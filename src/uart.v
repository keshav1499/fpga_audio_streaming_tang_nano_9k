==> flow/design.v <==
module uart
#(
    parameter DELAY_FRAMES = 31
)
(
    input clk,               
    input uart_rx,           
    output uart_tx,          
    output reg [5:0] led,    
    input btn1,              
    output reg [15:0] data_in,   
    output reg byte_ready        
);
assign uart_tx = 1'b1;
localparam HALF_DELAY_WAIT   = (DELAY_FRAMES / 2);
localparam RX_STATE_IDLE     = 0;
localparam RX_STATE_START_BIT= 1;
localparam RX_STATE_READ_WAIT= 2;
localparam RX_STATE_READ     = 3;
localparam RX_STATE_STOP_BIT = 4;
localparam LED_UPDATE_RATE   = 1350;  
reg [3:0] rxState = 0;
reg [12:0] rxCounter = 0;
reg [2:0] rxBitNumber = 0;
reg [7:0] shift_reg = 0;
reg [7:0] byte_buf = 0;
reg byte_phase = 0;          
reg [15:0] temp_data = 0;    
reg [23:0] intensity_accum = 0;
reg [15:0] intensity_smoothed = 0;
reg [15:0] led_update_counter = 0;
always @(posedge clk) begin
    case (rxState)
        RX_STATE_IDLE: begin
            byte_ready <= 0;
            if (uart_rx == 0) begin
                rxState <= RX_STATE_START_BIT;
                rxCounter <= 1;
                rxBitNumber <= 0;
            end
        end
        RX_STATE_START_BIT: begin
            if (rxCounter == HALF_DELAY_WAIT) begin
                rxState <= RX_STATE_READ_WAIT;
                rxCounter <= 1;
            end else begin
                rxCounter <= rxCounter + 1;
            end
        end
        RX_STATE_READ_WAIT: begin
            rxCounter <= rxCounter + 1;
            if (rxCounter == DELAY_FRAMES - 1) begin
                rxState <= RX_STATE_READ;
                rxCounter <= 0;
            end
        end
        RX_STATE_READ: begin
            shift_reg <= {uart_rx, shift_reg[7:1]};
            rxBitNumber <= rxBitNumber + 1;
            if (rxBitNumber == 3'b111) begin
                rxState <= RX_STATE_STOP_BIT;
                byte_buf <= {uart_rx, shift_reg[7:1]};   
            end else begin
                rxState <= RX_STATE_READ_WAIT;
            end
        end
        RX_STATE_STOP_BIT: begin
            rxCounter <= rxCounter + 1;
            if (rxCounter == DELAY_FRAMES - 1) begin
                rxCounter <= 0;
                rxState <= RX_STATE_IDLE;
                if (byte_phase == 0) begin
                    temp_data[7:0] <= byte_buf;
                    byte_phase <= 1;
                end else begin
                    temp_data[15:8] <= byte_buf;
                    data_in <= temp_data;
                    byte_ready <= 1;
                    byte_phase <= 0;
                    if (temp_data[15] == 1'b1) begin
                        intensity_accum <= intensity_accum + (~temp_data + 1);
                    end else begin
                        intensity_accum <= intensity_accum + temp_data;
                    end
                    led_update_counter <= led_update_counter + 1;
                    if (led_update_counter >= LED_UPDATE_RATE) begin
                        led_update_counter <= 0;
                        intensity_smoothed <= intensity_accum[23:8];  
                        intensity_accum <= 0;
                        led <= intensity_smoothed[13:8];   
                    end
                end
            end
        end
    endcase
end
endmodule
# Step by step through the tools: uart
# Tool output for the design above, in the order of the flow.
# Lines are those of the file above, counted from 1.
# Operators carry their Yosys type and port widths (W data, S select, Z words).
# Library cell names are shortened.
# Not given: n/a
# design
top	uart
clock_port	clk
lib	sky130hd
corner	tt_025C_1v80

# Word level
# Counts by Yosys on the flattened word-level netlist (proc, flatten, opt, wreduce; memories kept). Register bits leave out memories and registers merged into their read ports (data or address). Print and check cells are left out. Cells with the same type and inputs are merged into one.
# bits
register_bits	130
inputBits	3
out_inout_bits	24
elab_cells	67
# classes
add_sub_neg	6
cmp	1
equal	12
mux	17
n_logic	2
reduce_logical	15
# ops
op	count
$pmux W13 S3	1
$mux W13	3
$not A16 Y24	1
$add A24 B1 Y24 const B	1
$add A24 B16 Y24	1
$add A24 B24 Y24	1
$mux W24	1
$pmux W4 S5	1
$add A16 B1 Y16 const B	1
$ge A16 B11 Y1 const B	1
$mux W4	4
$add A13 B1 Y13 const B	1
$eq A13 B4 Y1 const B	1
$eq A13 B5 Y1 const B	1
$ne A2 B2 Y1 const B	5
$reduce_and A3 Y1	3
$reduce_and A2 Y1	4
$eq A4 B2 Y1 const B	2
$pmux W3 S2	1
$mux W3	2
$reduce_and A5 Y1	1
$reduce_bool A5 Y1	1
$reduce_bool A2 Y1	2
$eq A4 B1 Y1 const B	1
$eq A4 B3 Y1 const B	1
$logic_not A4 Y1	1
$reduce_and A4 Y1	1
$reduce_bool A4 Y1	1
# Other operator kinds: 6; their cells: 8.

# Logic depth
# Depth = most cells in a row (Yosys ltp): at word level without a register or memory, in the mapped netlist without a sequential cell, where the memories' decode and read muxes count.
# depth
word_depth	4
abc_area	1
mapped_depth	16
mapped_depth_nobuf	15

# Mapped cells and area
# The flow's flattened synthesis, as Yosys stat reports it; memories are mapped. The netlist is that of the ABC_AREA named above (0 if unset); the other value can give another one.
# by_type
cell	count	area_total_um2
edfxtp_1	118	3.54E+03
nand2_1	185	694.416
ha_1	38	475.456
nor2_1	106	397.882
inv_1	98	367.853
a21oi_1	49	245.235
nand3_1	45	225.216
o21ai_0	19	95.091
nor3_1	18	90.086
xor2_1	8	70.067
nand4_1	11	68.816
nand3_2	6	60.058
nor2_2	9	56.304
buf_4	7	52.55
o21ai_1	10	50.048
inv_2	12	45.043
o21bai_1	6	45.043
fa_1	2	40.038
# Not listed: further types 26, cells in them 50.
# synth_totals
stdcells	797
mapped_area_mm2	0.0069917
seqArea_mm2	0.0035434
ff_cells	118
buf_cells	18

# Worst setup path after synthesis
# Path of least setup slack by OpenSTA after synthesis, without wires, with an ideal clock, recovery checks aside; 20% of the period is set as input and as output delay. Where synthesis merged equal registers, the netlist keeps one of their names.
# synth_path
path_kind	reg-to-reg
start	register rxCounter[0]
end	register data_in[0]
clock_period_ns	3.65
setup_ns	0.416
t_first_pin_ns	0.000
t_arrival_ns	2.372
t_required_ns	3.234
path_slack_ns	0.861
delay_ns	2.788
driving_pins	9
path_buffers	0
period_less_setup_slack_ns	2.789
# "delay_ns" is the arrival time less input delay plus setup time.
# "driving_pins": output pins that drive a net of the path, with the launching flip-flop's if there is one; two outputs of one cell count as two.
# "period_less_setup_slack_ns" = period - worst setup slack (recovery checks aside). The figure is calculated, with input and output delays left at 20% of the set period.
# Between the ends stands the longest chain of elaborated cells between them, by number of cells; it is not shown to be the way that was timed. Of several equally long chains one is given.
# Each line given opens the expression or statement behind the cell; cells for indexed reads and writes are added by Yosys, which also makes memories of some case tables.
# A register here has more assigning lines than the two given.
# synth_between
path_cell_list	edfxtp_1 inv_1 ha_1 nand2_1 nor2_1 nand4_1 nor3_1 nand2_1 inv_1
elab_chain_len	2
cone_cells	2
cone_classes	eq/ne (1); reduce/logical (1)
# synth_rtl
item	line	text
start: declaration	23	reg [12:0] rxCounter = 0;
start: assignment	47	rxCounter <= rxCounter + 1;
start: assignment	51	rxCounter <= rxCounter + 1;
$eq A13 B5 Y1	69	if (rxCounter == DELAY_FRAMES - 1) begin
$reduce_and A3 Y1	n/a
end: assignment	77	data_in <= temp_data;
end: declaration	11	output reg [15:0] data_in,

# Timing after layout
# From the final timing report of run 1: the path of least setup slack in the routed layout; clock arrival at registers is part of the times.
# layout_path
path_kind	reg-to-reg
start	register intensity_accum[4]
end	register intensity_accum[5]
clock_period_ns	2.64
setup_ns	0.18
t_first_pin_ns	0.54
t_arrival_ns	2.84
t_required_ns	3.00
path_slack_ns	0.17
driving_pins	10
path_buffers	0
# Between the ends stands the longest chain of elaborated cells between them, by number of cells; it is not shown to be the way that was timed. Of several equally long chains one is given.
# A register here has more assigning lines than the two given.
# layout_between
path_cell_list	edfxtp_1 ha_2 inv_1 nand2_1 nand2_1 clkinv_1 nand3_2 o21ai_0 o21ai_0 a21oi_1
elab_chain_len	2
cone_cells	3
cone_lines	3
cone_classes	add/sub (2); mux (1)
# layout_rtl
item	line	text
start: declaration	29	reg [23:0] intensity_accum = 0;
start: assignment	81	intensity_accum <= intensity_accum + (~temp_data + 1);
start: assignment	83	intensity_accum <= intensity_accum + temp_data;
$add A24 B16 Y24	83
$mux W24	80	if (temp_data[15] == 1'b1) begin
end: assignment	81
end: assignment	83
end: declaration	29

# Module uart, platform sky130hd: 2 stored runs of the flow (Yosys, OpenROAD) with differing settings, in no particular order. Input and output delays are each 20% of the period that was set; the output load is 0.01 pF.
# By "timing.achieved_period_ns" is meant the clock period of the run minus its worst setup slack. This is arithmetic on one report: input and output delays are still those of the set period (20% each).
# "worst_path_ns" is the time allowed to the run's worst setup path (the clock period less input and output delay, where it has them) less its slack. Clock arrival times count: a late capture clock shortens it, a late launch clock lengthens it.
# "power_total_mw" rests on the timing tool's default activity at the inputs, not on a simulated workload.
# Among the settings, - means not set for that run.
item,run 1,run 2
period_ns,2.64,5.34
CORE_UTILIZATION,72,34
SETUP_SLACK_MARGIN,0.23,-
PLACE_DENSITY_LB_ADDON,0.11,-
CORE_MARGIN,3,7
TNS_END_PERCENT,80,-
ABC_AREA,1,0
GPL_ROUTABILITY_DRIVEN,1,-
CTS_CLUSTER_SIZE,65,68
CAP_MARGIN,20,20
SLEW_MARGIN,20,20
PLACE_DENSITY,-,0.91
CELL_PAD_IN_SITES_GLOBAL_PLACEMENT,-,3
GPL_TIMING_DRIVEN,-,0
MIN_ROUTING_LAYER,-,met1
MAX_ROUTING_LAYER,-,met5
setup_worst_slack_ns,0.166,1.520
ys_area_mm2,0.0069917,0.0064787
die_footprint_mm2,0.0109286,0.0231162
final_util_pct,85.7,40.9
final_cell_area_mm2,0.0079902,0.0076548
worst_path_ns,2.47,3.82
critical_path_kind,reg-to-reg,reg-to-reg
fin_tns_ns,0.000,0.000
power_total_mw,5.706,2.738
holdWs_ns,0.418,0.426
timing.achieved_period_ns,2.474,3.820
