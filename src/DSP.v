==> flow/design.v <==
module FIFO (
    input wire clk,
    input wire [15:0] data_in,
    input wire byte_ready,
    input wire sample_tick,
    output reg [15:0] mono_sample
);
parameter DEPTH = 256;
reg [15:0] fifo [0:DEPTH-1];
reg [7:0] wr_ptr = 0;
reg [7:0] rd_ptr = 0;
reg [8:0] count = 0;
always @(posedge clk) begin
    if (byte_ready && count < DEPTH) begin
        fifo[wr_ptr] <= data_in;
        wr_ptr <= wr_ptr + 1;
        count <= count + 1;
    end
    if (sample_tick && count > 0) begin
        mono_sample <= fifo[rd_ptr];
        rd_ptr <= rd_ptr + 1;
        count <= count - 1;
    end
end
endmodule
* Step by step through the tools: FIFO *
What the tools print for FIFO, step after step.
Line numbers count from 1 in the design file above.
Library cell names are shortened.
A cell with n/a has no value.

set-up
  top = FIFO
  clock port = clk
  library = sky130hd
  corner = tt_025C_1v80

* Word-level counts *
Source: Yosys, flattened and elaborated, memories not mapped. Widths are those after wreduce. Registers that Yosys merges into a memory's read port (data or address) are not register bits. Print and check cells do not count. Equal cells are merged and count once.
Yosys's memory passes give these memory sizes; they may raise the number of words (mostly to a power of two), join words into wider ones and drop unused or constant bits.

bit counts
  elaborated cells = 18
  memory bits (writable) = 4096
  output and inout bits = 16
  flip-flop bits (word level) = 25
  word width x clocked read ports = 16
  input port bits = 19
  memory cells = 1

memories
  name  depth  width  rd ports  write ports  line  text
  fifo  256    16     1         1            9     reg [15:0] fifo [0:DEPTH-1];

operators by class
  $lt $le $gt $ge = 2
  add/sub/neg operators = 4
  muxes and demuxes = 5
  reductions and logical operators = 3

operators by type and width
  kind                                                           number
  9-bit two-way mux                                              2
  8-bit by 1-bit adder with 8-bit output with constant B         2
  16-bit two-way mux                                             1
  9-bit by 1-bit adder with 9-bit output with constant B         1
  9-bit by 1-bit subtractor with 9-bit output with constant B    1
  9-bit by 1-bit > comparator with 1-bit output with constant B  1
  9-bit less-than comparator with constant B                     1
  8-bit two-way mux                                              1
  1-bit logical AND                                              2
  2-bit nonzero test                                             1
  1-bit two-way mux                                              1

* Logic depth *
Longest topological path by Yosys (ltp), each cell counted once; first at word level (registers and memories cut), then after technology mapping (sequential cells cut; the memories' decode and read muxes count).

depth
  depth in word-level cells = 4
  ABC_AREA = 0
  mapped depth = 12
  depth with buffers taken out = 9

* Synthesis result *
Source: synth_stat.txt of the flow (Yosys; design flattened, memories mapped). It holds for the ABC_AREA given above (unset counts as 0); a run with the other value may have another netlist.
The area totals of this step are shown rounded.

synthesis totals
  buffer cells = 452
  cell count = 7395
  flip-flops = 4137
  cell area after synthesis = 0.16 mm²
  sequential part of the area = 0.12 mm²

cells by type
  cell type  number  area in all (µm²)
  edfxtp_1   4137    1.24E+05
  mux4_2     787     1.77E+04
  mux2i_1    472     4.72E+03
  a22oi_1    167     1.25E+03
  mux4_1     43      1.13E+03
  nor2_1     285     1.07E+03
  a21oi_1    140     700.672
  buf_12     35      700.672
  buf_8      45      675.648
  a221oi_1   72      630.605
  buf_6      53      596.822
  buf_2      113     565.542
  o22ai_1    88      550.528
  clkbuf_1   136     510.49
  o221ai_1   50      437.92
  mux2_2     36      405.389
  nand2_1    101     379.114
  buf_4      38      285.274

Not listed: further types 72, cells in them 597.

* Worst setup path after synthesis *
OpenSTA on the mapped netlist: ideal clock, no wires. The path of least setup slack (recovery checks aside). Input and output delay are each 20% of the period. Register names are those of the netlist, which keeps one name where synthesis merged equal registers.

timing path post-synthesis
  kind = input to register
  start = input sample_tick
  end = register count[8]
  delay of the path = 3414 ps
  library setup time = 264 ps
  launch time at the first pin = 1524 ps
  stages on the path = 9
  buffers on the path = 0
  data required time = 7356 ps
  clock period = 7620 ps
  slack = 2683 ps
  external input delay = 1524 ps
  arrival = 4674 ps
  synthesis period reached = 4937 ps

"delay of the path" is the arrival time less input delay plus setup time.
"stages on the path": output pins that drive a net of the path, with the launching flip-flop's if there is one; two outputs of one cell count as two.
"synthesis period reached" is the clock period less the worst setup slack; recovery checks do not enter. This is arithmetic on one report: input and output delays are still those of the set period (20% each).
The rows between start and end are the longest chain of elaborated cells between them; the timing report does not say that the signal goes this way. Where chains are equally long, one stands for them.
A line is the first line of the expression or statement that the cell stems from. Yosys adds cells for indexed reads and writes and turns some case tables into memories.
Ways into the end's enable are left out, as the timed path ends at the data pin.

on the way, post-synthesis
  cell sequence = inv_1 a31oi_1 ha_1 a21o_1 a21oi_1 o21bai_1 a21oi_1 o21ai_0 xnor2_1
  length of the longest elaborated chain = 2
  elaborated cells between the ends (all ways) = 2
  source lines of those cells = 1
  those cells by class = mux: 1; reduce/logical: 1

RTL lines, path post-synthesis
  element             line  text
  start: declaration  5     input wire sample_tick,
  1-bit logical AND   19    if (sample_tick && count > 0) begin
  9-bit two-way mux   19
  end: assignment     17    count <= count + 1;
  end: assignment     22    count <= count - 1;
  end: declaration    12    reg [8:0] count = 0;

* Path in the finished layout *
Path of least setup slack in the final report of record 1 (OpenROAD, finished layout, wires in). Where an end is a register, its clock arrival counts in the times.
The path's times are printed in steps of 10 ps; the period is the one set.

timing path after layout
  kind = register to register
  start = register rd_ptr[0]
  end = register mono_sample[14]
  data required time = 5320 ps
  library setup time = 270 ps
  buffers on the path = 5
  launch time at the first pin = 910 ps
  clock period = 4670 ps
  slack = 650 ps
  arrival = 4670 ps
  stages on the path = 12

on the way, after layout
  cell sequence = edfxtp_1 buf_12 buf_12 buf_4 nor2b_1 buf_4 a221oi_1 a21oi_1 o211ai_1 a211oi_2 buf_4 o32ai_1

RTL lines, path after layout
  element             line  text
  start: declaration  11    reg [7:0] rd_ptr = 0;
  start: assignment   21    rd_ptr <= rd_ptr + 1;
  end: declaration    6     output reg [15:0] mono_sample

No chain of elaborated cells between the ends is given.

--- measured runs ---
Design FIFO on sky130hd. What follows are 2 stored runs of the flow, each under its own settings; their order means nothing. The constraints put input and output delay at 20% of the set period each and load the outputs with 0.01 pF.
"clock period achieved" means the clock period less the worst setup slack. The figure is calculated, with input and output delays left at 20% of the set period.
"time on the worst setup path": the worst setup path's part of the clock period (all of it between registers, 20% less for each end at a port) less its slack. A launch clock that arrives late makes it longer, a capture clock that arrives late makes it shorter.
"power" is the tool's figure for a default switching activity; nothing was simulated.
"time on the worst setup path" is known to 10 ps.
The results are shown rounded.
Among the settings, -- means not set for that run.

name                                       record 1              record 2
period_ns                                  4.67                  2.71
CORE_UTILIZATION                           66                    40
SETUP_SLACK_MARGIN                         0.86                  --
PLACE_DENSITY                              0.67                  --
CORE_ASPECT_RATIO                          1.97                  --
CORE_MARGIN                                10                    2
GPL_TIMING_DRIVEN                          1                     --
CTS_CLUSTER_DIAMETER                       139                   --
CAP_MARGIN                                 10                    20
SLEW_MARGIN                                10                    20
area inside the die boundary (mm²)         0.26                  0.41
utilization in the final report            0.74                  0.49
summed negative setup slack (ps)           0                     -8200
worst setup slack after layout (ps)        650                   -570
time on the worst setup path (ps)          4020                  3280
critical path type                         register to register  register to register
worst hold slack in the final report (ps)  450                   59
clock period achieved (ps)                 4017                  3281
mapped cell area after synthesis (mm²)     0.16                  0.16
power (mW)                                 78                    140
--- end ---
